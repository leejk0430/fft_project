==> flow/design.v <==
module fft_8point_dft(
    input 			clk,
    input 			reset_n,
    input 			s_valid,
    output 			s_ready,
    input signed [7:0] x0,   
    input signed [7:0] x1,   
    input signed [7:0] x2,   
    input signed [7:0] x3,   
    input signed [7:0] x4,   
    input signed [7:0] x5,   
    input signed [7:0] x6,   
    input signed [7:0] x7,   
    output 			m_valid,
    input 			m_ready,
    output signed [31:0] m_X_0_real,
    output signed [31:0] m_X_0_imag,
    output signed [31:0] m_X_1_real,
    output signed [31:0] m_X_1_imag,
    output signed [31:0] m_X_2_real,
    output signed [31:0] m_X_2_imag, 
    output signed [31:0] m_X_3_real,
    output signed [31:0] m_X_3_imag, 
    output signed [31:0] m_X_4_real,
    output signed [31:0] m_X_4_imag, 
    output signed [31:0] m_X_5_real,
    output signed [31:0] m_X_5_imag, 
    output signed [31:0] m_X_6_real,
    output signed [31:0] m_X_6_imag, 
    output signed [31:0] m_X_7_real,
    output signed [31:0] m_X_7_imag 
);
    reg [2:0]  r_valid;
    reg signed [15:0] r_Xee_0_real;
    reg signed [15:0] r_Xee_1_real;
    reg signed [15:0] r_Xeo_0_real;
    reg signed [15:0] r_Xeo_1_real;
    reg signed [15:0] r_Xoe_0_real;
    reg signed [15:0] r_Xoe_1_real;
    reg signed [15:0] r_Xoo_0_real;
    reg signed [15:0] r_Xoo_1_real;
    reg signed [15:0] r_Xe_0_real;
    reg signed [15:0] r_Xe_0_imag;
    reg signed [15:0] r_Xe_1_real;
    reg signed [15:0] r_Xe_1_imag;
    reg signed [15:0] r_Xe_2_real;
    reg signed [15:0] r_Xe_2_imag;
    reg signed [15:0] r_Xe_3_real;
    reg signed [15:0] r_Xe_3_imag;
    reg signed [15:0] r_Xo_0_real;
    reg signed [15:0] r_Xo_0_imag;
    reg signed [15:0] r_Xo_1_real;
    reg signed [15:0] r_Xo_1_imag;
    reg signed [15:0] r_Xo_2_real;
    reg signed [15:0] r_Xo_2_imag;
    reg signed [15:0] r_Xo_3_real;
    reg signed [15:0] r_Xo_3_imag;
    reg signed [31:0] r_X_0_real;
    reg signed [31:0] r_X_0_imag;
    reg signed [31:0] r_X_1_real;
    reg signed [31:0] r_X_1_imag;
    reg signed [31:0] r_X_2_real;
    reg signed [31:0] r_X_2_imag;
    reg signed [31:0] r_X_3_real;
    reg signed [31:0] r_X_3_imag;
    reg signed [31:0] r_X_4_real;
    reg signed [31:0] r_X_4_imag;
    reg signed [31:0] r_X_5_real;
    reg signed [31:0] r_X_5_imag;
    reg signed [31:0] r_X_6_real;
    reg signed [31:0] r_X_6_imag;
    reg signed [31:0] r_X_7_real;
    reg signed [31:0] r_X_7_imag;
    reg signed [15:0] Xee_0_real;
    reg signed [15:0] Xee_1_real;
    reg signed [15:0] Xeo_0_real;
    reg signed [15:0] Xeo_1_real;
    reg signed [15:0] Xoe_0_real;
    reg signed [15:0] Xoe_1_real;
    reg signed [15:0] Xoo_0_real;
    reg signed [15:0] Xoo_1_real;
    reg signed [15:0] Xe_0_real;
    reg signed [15:0] Xe_0_imag;
    reg signed [15:0] Xe_1_real;
    reg signed [15:0] Xe_1_imag;
    reg signed [15:0] Xe_2_real;
    reg signed [15:0] Xe_2_imag;
    reg signed [15:0] Xe_3_real;
    reg signed [15:0] Xe_3_imag;
    reg signed [15:0] Xo_0_real;
    reg signed [15:0] Xo_0_imag;
    reg signed [15:0] Xo_1_real;
    reg signed [15:0] Xo_1_imag;
    reg signed [15:0] Xo_2_real;
    reg signed [15:0] Xo_2_imag;
    reg signed [15:0] Xo_3_real;
    reg signed [15:0] Xo_3_imag;
    reg signed [31:0] X_0_real;
    reg signed [31:0] X_0_imag;
    reg signed [31:0] X_1_real;
    reg signed [31:0] X_1_imag;
    reg signed [31:0] X_2_real;
    reg signed [31:0] X_2_imag;
    reg signed [31:0] X_3_real;
    reg signed [31:0] X_3_imag;
    reg signed [31:0] X_4_real;
    reg signed [31:0] X_4_imag;
    reg signed [31:0] X_5_real;
    reg signed [31:0] X_5_imag;
    reg signed [31:0] X_6_real;
    reg signed [31:0] X_6_imag;
    reg signed [31:0] X_7_real;
    reg signed [31:0] X_7_imag;
    reg signed [31:0] X_1_temp_real, X_1_temp_imag;
    reg signed [31:0] X_3_temp_real, X_3_temp_imag;
    reg signed [31:0] X_5_temp_real, X_5_temp_imag;
    reg signed [31:0] X_7_temp_real, X_7_temp_imag;
assign s_ready = ~m_valid | m_ready;
always @(posedge clk or negedge reset_n) begin
	if(!reset_n) begin
		r_valid <= 3'd0;
	end else if (s_ready) begin
		r_valid <= {r_valid[1:0], s_valid};
	end
end
always @(posedge clk) begin
    if(!reset_n) begin
        r_Xee_0_real <= 16'b0;
        r_Xee_1_real <= 16'b0;
        r_Xeo_0_real <= 16'b0;
        r_Xeo_1_real <= 16'b0;
        r_Xoe_0_real <= 16'b0;
        r_Xoe_1_real <= 16'b0;
        r_Xoo_0_real <= 16'b0;
        r_Xoo_1_real <= 16'b0;
        r_Xe_0_real <= 16'b0;
        r_Xe_0_imag <= 16'b0;
        r_Xe_1_real <= 16'b0;
        r_Xe_1_imag <= 16'b0;
        r_Xe_2_real <= 16'b0;
        r_Xe_2_imag <= 16'b0;
        r_Xe_3_real <= 16'b0;
        r_Xe_3_imag <= 16'b0;
        r_Xo_0_real <= 16'b0;
        r_Xo_0_imag <= 16'b0;
        r_Xo_1_real <= 16'b0;
        r_Xo_1_imag <= 16'b0;
        r_Xo_2_real <= 16'b0;
        r_Xo_2_imag <= 16'b0;
        r_Xo_3_real <= 16'b0;
        r_Xo_3_imag <= 16'b0;
        r_X_0_real <= 32'b0;
        r_X_0_imag <= 32'b0;
        r_X_1_real <= 32'b0;
        r_X_1_imag <= 32'b0;
        r_X_2_real <= 32'b0;
        r_X_2_imag <= 32'b0;
        r_X_3_real <= 32'b0;
        r_X_3_imag <= 32'b0;
        r_X_4_real <= 32'b0;
        r_X_4_imag <= 32'b0;
        r_X_5_real <= 32'b0;
        r_X_5_imag <= 32'b0;
        r_X_6_real <= 32'b0;
        r_X_6_imag <= 32'b0;
        r_X_7_real <= 32'b0;
        r_X_7_imag <= 32'b0;
    end
    else if(s_ready) begin
        r_Xee_0_real <= Xee_0_real;
        r_Xee_1_real <= Xee_1_real;
        r_Xeo_0_real <= Xeo_0_real;
        r_Xeo_1_real <= Xeo_1_real;
        r_Xoe_0_real <= Xoe_0_real;
        r_Xoe_1_real <= Xoe_1_real;
        r_Xoo_0_real <= Xoo_0_real;
        r_Xoo_1_real <= Xoo_1_real;
        r_Xe_0_real <= Xe_0_real;
        r_Xe_0_imag <= Xe_0_imag;
        r_Xe_1_real <= Xe_1_real;
        r_Xe_1_imag <= Xe_1_imag;
        r_Xe_2_real <= Xe_2_real;
        r_Xe_2_imag <= Xe_2_imag;
        r_Xe_3_real <= Xe_3_real;
        r_Xe_3_imag <= Xe_3_imag;
        r_Xo_0_real <= Xo_0_real;
        r_Xo_0_imag <= Xo_0_imag;
        r_Xo_1_real <= Xo_1_real;
        r_Xo_1_imag <= Xo_1_imag;
        r_Xo_2_real <= Xo_2_real;
        r_Xo_2_imag <= Xo_2_imag;
        r_Xo_3_real <= Xo_3_real;
        r_Xo_3_imag <= Xo_3_imag;
        r_X_0_real <= X_0_real;
        r_X_0_imag <= X_0_imag;
        r_X_1_real <= X_1_real;
        r_X_1_imag <= X_1_imag;
        r_X_2_real <= X_2_real;
        r_X_2_imag <= X_2_imag;
        r_X_3_real <= X_3_real;
        r_X_3_imag <= X_3_imag;
        r_X_4_real <= X_4_real;
        r_X_4_imag <= X_4_imag;
        r_X_5_real <= X_5_real;
        r_X_5_imag <= X_5_imag;
        r_X_6_real <= X_6_real;
        r_X_6_imag <= X_6_imag;
        r_X_7_real <= X_7_real;
        r_X_7_imag <= X_7_imag;
    end
end 
always @(*) begin
    Xee_0_real = x0 + x4;  
    Xee_1_real = x0 - x4;  
    Xeo_0_real = x2 + x6;  
    Xeo_1_real = x2 - x6;
    Xoe_0_real = x1 + x5; 
    Xoe_1_real = x1 - x5;  
    Xoo_0_real = x3 + x7; 
    Xoo_1_real = x3 - x7; 
    Xe_0_real = r_Xee_0_real + r_Xeo_0_real;
    Xe_0_imag = 'b0;
    Xe_1_real = r_Xee_1_real;
    Xe_1_imag = -r_Xeo_1_real;
    Xe_2_real = r_Xee_0_real - r_Xeo_0_real;
    Xe_2_imag = 'b0;
    Xe_3_real = r_Xee_1_real;
    Xe_3_imag = r_Xeo_1_real;
    Xo_0_real = r_Xoe_0_real + r_Xoo_0_real;
    Xo_0_imag = 'b0;
    Xo_1_real = r_Xoe_1_real;
    Xo_1_imag = -r_Xoo_1_real;
    Xo_2_real = r_Xoe_0_real - r_Xoo_0_real;
    Xo_2_imag = 'b0;
    Xo_3_real = r_Xoe_1_real;
    Xo_3_imag = r_Xoo_1_real;
    X_0_real = r_Xe_0_real + r_Xo_0_real;
    X_0_imag = r_Xe_0_imag + r_Xo_0_imag;
    X_1_temp_real = (r_Xo_1_real *  23170 + r_Xo_1_imag * 23170) >>> 15;
    X_1_temp_imag = (r_Xo_1_real * -23170 + r_Xo_1_imag * 23170) >>> 15;
    X_1_real = r_Xe_1_real + X_1_temp_real;
    X_1_imag = r_Xe_1_imag + X_1_temp_imag;
    X_2_real = r_Xe_2_real +r_Xo_2_imag;
    X_2_imag = r_Xe_2_imag -r_Xo_2_real; 
    X_3_temp_real = (r_Xo_3_real * -23170 + r_Xo_3_imag *  23170) >>> 15;
    X_3_temp_imag = (r_Xo_3_real * -23170 + r_Xo_3_imag * -23170) >>> 15; 
    X_3_real = r_Xe_3_real + X_3_temp_real;
    X_3_imag = r_Xe_3_imag + X_3_temp_imag;
    X_4_real = r_Xe_0_real - r_Xo_0_real;
    X_4_imag = r_Xe_0_imag - r_Xo_0_imag;
    X_5_temp_real = (r_Xo_1_real * -23170 + r_Xo_1_imag * -23170) >>> 15; 
    X_5_temp_imag = (r_Xo_1_real *  23170 + r_Xo_1_imag * -23170) >>> 15; 
    X_5_real = r_Xe_1_real + X_5_temp_real;  
    X_5_imag = r_Xe_1_imag + X_5_temp_imag;
    X_6_real = r_Xe_2_real - r_Xo_2_imag; 
    X_6_imag = r_Xe_2_imag + r_Xo_2_real;
    X_7_temp_real = (r_Xo_3_real *  23170 + r_Xo_3_imag * -23170) >>> 15; 
    X_7_temp_imag = (r_Xo_3_real *  23170 + r_Xo_3_imag *  23170) >>> 15; 
    X_7_real = r_Xe_3_real + X_7_temp_real; 
    X_7_imag = r_Xe_3_imag + X_7_temp_imag;
 end
assign m_valid = r_valid[2];
assign m_X_0_real = r_X_0_real;
assign m_X_0_imag = r_X_0_imag; 
assign m_X_1_real = r_X_1_real;
assign m_X_1_imag = r_X_1_imag;
assign m_X_2_real = r_X_2_real;
assign m_X_2_imag = r_X_2_imag;
assign m_X_3_real = r_X_3_real;
assign m_X_3_imag = r_X_3_imag;
assign m_X_4_real = r_X_4_real;
assign m_X_4_imag = r_X_4_imag;
assign m_X_5_real = r_X_5_real;
assign m_X_5_imag = r_X_5_imag;
assign m_X_6_real = r_X_6_real;
assign m_X_6_imag = r_X_6_imag;
assign m_X_7_real = r_X_7_real;
assign m_X_7_imag = r_X_7_imag;
endmodule
* Step by step through the tools: fft_8point_dft
Tool output for the design above, in the order of the flow.
Lines are those of the file above, counted from 1.
Cell names lack the library's common part.
A cell with n/a has no value.
- Design top :: fft_8point_dft
- Clock input :: clk
- Cell library :: sky130hd
- Timing corner :: tt_025C_1v80

* Elaborated design
Yosys after proc, flatten, opt, wreduce and memory -nomap, before mapping. Enables and synchronous resets that opt folds into registers are not counted as muxes. Memory bits, and registers merged into a memory's read port (data or address), are not among the register bits. Print and check cells are not counted. Equal cells are merged and count once.
- Flip-flop bits (word level) :: 675
- Input bits :: 68
- Output and inout port bits :: 514
- Word-level cells :: 73
- Add/sub/neg operators :: 33
- Multiply operators :: 6
- Bitwise operators :: 2
** Operators with widths (count)
- 16-bit by 15-bit multiplier with 31-bit output (second input constant) :: 6
- 32-bit adder :: 8
- 16-bit by 17-bit adder with 18-bit output :: 8
- 8-bit by 8-bit adder with 9-bit output :: 4
- 8-bit by 8-bit subtractor with 9-bit output :: 4
- 16-bit adder :: 2
- 16-bit subtractor :: 2
- 16-bit negator :: 2
- 1-bit by 16-bit subtractor with 17-bit output (first input constant) :: 1
- 16-bit by 16-bit adder with 17-bit output :: 1
- 16-bit by 16-bit subtractor with 17-bit output :: 1
- 1-bit bitwise OR :: 1
- 1-bit NOT :: 1

* Longest topological paths
Depth = most cells in a row (Yosys ltp): at word level without a register or memory, in the mapped netlist without a sequential cell, where the memories' decode and read muxes count.
- Depth after elaboration :: 3
- ABC_AREA :: 0
- Gate-level depth with buffers :: 43
- Depth with buffers taken out :: 43

* Synthesis result
Yosys stat after the flow's synthesis: flattened, memories mapped to cells. It holds for the ABC_AREA given above (unset counts as 0); a run with the other value may have another netlist.
The area totals of this step are shown rounded.
** Cells by type
- ha_1 :: count 1075, area in all 13450.4 um^2
- dfxtp_1 :: count 421, area in all 8.43E+03 um^2
- fa_1 :: count 367, area in all 7.35E+03 um^2
- inv_1 :: count 849, area in all 3.19E+03 um^2
- a21oi_1 :: count 617, area in all 3.09E+03 um^2
- xnor2_1 :: count 327, area in all 2.86E+03 um^2
- nand2_1 :: count 667, area in all 2.5E+03 um^2
- buf_4 :: count 287, area in all 2.15E+03 um^2
- nor2_1 :: count 402, area in all 1.51E+03 um^2
- a21o_1 :: count 148, area in all 1.11E+03 um^2
- xor2_1 :: count 125, area in all 1094.8 um^2
- o21ai_0 :: count 190, area in all 950.912 um^2
- a211oi_1 :: count 120, area in all 900.864 um^2
- clkbuf_1 :: count 155, area in all 581.808 um^2
- o21a_1 :: count 76, area in all 570.547 um^2
- nor3_1 :: count 102, area in all 510.49 um^2
- o21bai_1 :: count 68, area in all 510.49 um^2
- nand3_1 :: count 99, area in all 495.475 um^2
Other cell types: 65; their cells: 546.
- Cells in the netlist :: 6641
- Synthesis area :: 55000 um^2
- Sequential part of the area :: 8500 um^2
- Mapped flip-flops :: 424
- Buffers :: 464

* Timing after synthesis
Path of least setup slack by OpenSTA after synthesis, without wires, with an ideal clock, recovery checks aside; 20% of the period is set as input and as output delay. Where synthesis merged equal registers, the netlist keeps one of their names.
- Path type :: register -> register
- From :: register (name not given)
- To :: register r_X_1_imag[15]
- Clock period :: 12.1 ns
- Setup time :: 0.132 ns
- Launch time at the first pin :: 0.000 ns
- Arrival time :: 9.827 ns
- Data required time :: 11.968 ns
- Path slack :: 2.141 ns
- Delay of the path :: 9.959 ns
- Driving pins on the path :: 42
- Path buffers :: 1
- Synthesis period reached :: 9.959 ns
"delay of the path" = arrival - input delay + setup time.
"driving pins on the path": output pins that drive a net of the path, with the launching flip-flop's if there is one; two outputs of one cell count as two.
"synthesis period reached" is the clock period less the worst setup slack; recovery checks do not enter. This is arithmetic on one report: input and output delays are still those of the set period (20% each).
The rows between start and end are the longest chain of elaborated cells between them; the timing report does not say that the signal goes this way. Where chains are equally long, one stands for them.
A line is the first line of the expression or statement that the cell stems from. Yosys adds cells for indexed reads and writes and turns some case tables into memories.
- Path through :: dfxtp_1 -> inv_1 -> clkbuf_1 -> fa_1 -> inv_1 -> fa_1 -> ha_1 -> ha_1 -> inv_1 -> fa_1 -> inv_1 -> fa_1 -> ha_1 -> o21ai_0 -> a21oi_1 -> o41ai_1 -> nor2b_1 -> o21ai_0 -> (+6 left out) -> a221oi_1 -> a221o_1 -> and2_1 -> o21a_1 -> o21a_1 -> nor2_1 -> xnor2_1 -> ha_1 -> and2_1 -> o21ai_0 -> o311ai_0 -> a21o_1 -> a21o_1 -> a31oi_1 -> o21ai_0 -> xor2_1 -> nand2_1 -> a21oi_1
- Cells in the longest elaborated chain :: 3
- Elaborated cells on any way between the ends :: 3
- Classes of those cells :: add/sub: 2; mul: 1
** RTL lines, path post-synthesis
- 16-bit by 15-bit multiplier with 31-bit output :: RTL line 240 : X_1_temp_imag = (r_Xo_1_real * -23170 + r_Xo_1_imag * 23170) >>> 15;
- 32-bit adder :: RTL line 240
- 16-bit by 17-bit adder with 18-bit output :: RTL line 242 : X_1_imag = r_Xe_1_imag + X_1_temp_imag;
- end: assignment :: RTL line 155 : r_X_1_imag <= 32'b0;
- end: assignment :: RTL line 197 : r_X_1_imag <= X_1_imag;
- end: declaration :: RTL line 61 : reg signed [31:0] r_X_1_imag;

* Worst path after layout
Path of least setup slack in the final report of job 1 (OpenROAD, finished layout, wires in). Where an end is a register, its clock arrival counts in the times.
- Path type :: register -> register
- From :: register r_Xo_3_real[6]
- To :: register r_X_3_imag[15]
- Clock period :: 18.2 ns
- Setup time :: 0.07 ns
- Launch time at the first pin :: 0.60 ns
- Arrival time :: 11.25 ns
- Data required time :: 18.72 ns
- Path slack :: 7.47 ns
- Driving pins on the path :: 39
- Path buffers :: 0
The rows between start and end are the longest chain of elaborated cells between them; the timing report does not say that the signal goes this way. Where chains are equally long, one stands for them.
- Path through :: dfxtp_1 -> inv_1 -> fa_1 -> fa_1 -> inv_1 -> ha_1 -> inv_1 -> fa_1 -> inv_1 -> fa_1 -> inv_1 -> fa_1 -> inv_1 -> ha_1 -> o41ai_1 -> nor2b_1 -> o21ai_0 -> a21boi_0 -> (+3 left out) -> a311oi_1 -> o21a_1 -> nor2_1 -> o21ai_0 -> a21oi_1 -> o21bai_1 -> a21oi_1 -> xnor2_1 -> ha_1 -> nand3_1 -> nor3_1 -> nor2_1 -> a21oi_1 -> a31oi_1 -> o21ai_0 -> or2_2 -> nand3_1 -> a21oi_1
- Cells in the longest elaborated chain :: 3
- Elaborated cells on any way between the ends :: 3
- Classes of those cells :: add/sub: 2; mul: 1
** RTL lines, path post-layout
- start: declaration :: RTL line 56 : reg signed [15:0] r_Xo_3_real;
- start: assignment :: RTL line 150 : r_Xo_3_real <= 16'b0;
- start: assignment :: RTL line 192 : r_Xo_3_real <= Xo_3_real;
- 16-bit by 15-bit multiplier with 31-bit output :: RTL line 246 : X_3_temp_imag = (r_Xo_3_real * -23170 + r_Xo_3_imag * -23170) >>> 15;
- 32-bit adder :: RTL line 246
- 16-bit by 17-bit adder with 18-bit output :: RTL line 248 : X_3_imag = r_Xe_3_imag + X_3_temp_imag;
- end: assignment :: RTL line 159 : r_X_3_imag <= 32'b0;
- end: assignment :: RTL line 201 : r_X_3_imag <= X_3_imag;
- end: declaration :: RTL line 65 : reg signed [31:0] r_X_3_imag;

fft_8point_dft through Yosys and OpenROAD on sky130hd: 2 stored runs, unordered, with their settings and measured results. The constraints put input and output delay at 20% of the set period each and load the outputs with 0.01 pF.
"achieved period" = clock period - worst setup slack. The figure is calculated, with input and output delays left at 20% of the set period.
"time of the worst setup path" = time allowed to the worst setup path (clock period - input delay - output delay, where it has them) - its slack; a late launch clock adds to it, a late capture clock takes from it.
Results are given in rounded form.

* Job 1
** Files
==> flow/run.sh <==
#!/bin/bash
# the make line also repeats the synthesis and layout settings of config.mk as NAME=value (left out here)
make -C /OpenROAD-flow-scripts/flow DESIGN_CONFIG=/design/flow/config.mk WORK_HOME=/design/flow/orfs CLKGATE_MAP_FILE= finish
==> flow/config.mk <==
export PLATFORM = sky130hd
export DESIGN_NAME = fft_8point_dft
export DESIGN_NICKNAME = fft_8point_dft
export VERILOG_FILES = /design/flow/design.v
export SDC_FILE = /design/flow/constraint.sdc
export NUM_CORES = 4
export LEC_CHECK = 0
export CAP_MARGIN = 20
export CORE_MARGIN = 3
export CORE_UTILIZATION = 58
export CTS_CLUSTER_DIAMETER = 251
export GPL_TIMING_DRIVEN = 1
export MAX_ROUTING_LAYER = met4
export PLACE_DENSITY_LB_ADDON = 0.17
export SETUP_SLACK_MARGIN = 1.05
export SLEW_MARGIN = 25
==> flow/constraint.sdc <==
create_clock -name core_clock -period 18.2 [get_ports {clk}]
set_input_delay 3.6400 -clock core_clock [delete_from_list [all_inputs] [get_ports {clk}]]
set_output_delay 3.6400 -clock core_clock [all_outputs]
set_load 0.01 [all_outputs]
** Results
- Synthesis area :: 55,000 um^2
- Overall die area :: 99,000 um^2
- Standard-cell area of the final layout :: 62,000 um^2
- Utilization after layout :: 66%
- Smallest setup slack :: 7.5 ns
- Total negative setup slack :: 0.000 ns
- Worst hold slack in the final report :: 0.45 ns
- Achieved period :: 10.729 ns
- Time of the worst setup path :: 10.73 ns
- Worst setup path type :: register -> register

* Job 2
** Files
==> flow/run.sh <==
#!/bin/bash
# the make line also repeats the synthesis and layout settings of config.mk as NAME=value (left out here)
make -C /OpenROAD-flow-scripts/flow DESIGN_CONFIG=/design/flow/config.mk WORK_HOME=/design/flow/orfs CLKGATE_MAP_FILE= finish
==> flow/config.mk <==
export PLATFORM = sky130hd
export DESIGN_NAME = fft_8point_dft
export DESIGN_NICKNAME = fft_8point_dft
export VERILOG_FILES = /design/flow/design.v
export SDC_FILE = /design/flow/constraint.sdc
export NUM_CORES = 4
export LEC_CHECK = 0
export ABC_AREA = 0
export CAP_MARGIN = 40
export CORE_MARGIN = 2
export CORE_UTILIZATION = 25
export PLACE_DENSITY = 0.58
export SLEW_MARGIN = 20
==> flow/constraint.sdc <==
create_clock -name core_clock -period 12.0 [get_ports {clk}]
set_input_delay 2.4000 -clock core_clock [delete_from_list [all_inputs] [get_ports {clk}]]
set_output_delay 2.4000 -clock core_clock [all_outputs]
set_load 0.01 [all_outputs]
** Results
- Synthesis area :: 55,000 um^2
- Overall die area :: 220,000 um^2
- Standard-cell area of the final layout :: 65,000 um^2
- Utilization after layout :: 29%
- Smallest setup slack :: 1.4 ns
- Total negative setup slack :: 0.000 ns
- Worst hold slack in the final report :: 0.45 ns
- Achieved period :: 10.588 ns
- Time of the worst setup path :: 10.59 ns
- Worst setup path type :: register -> register
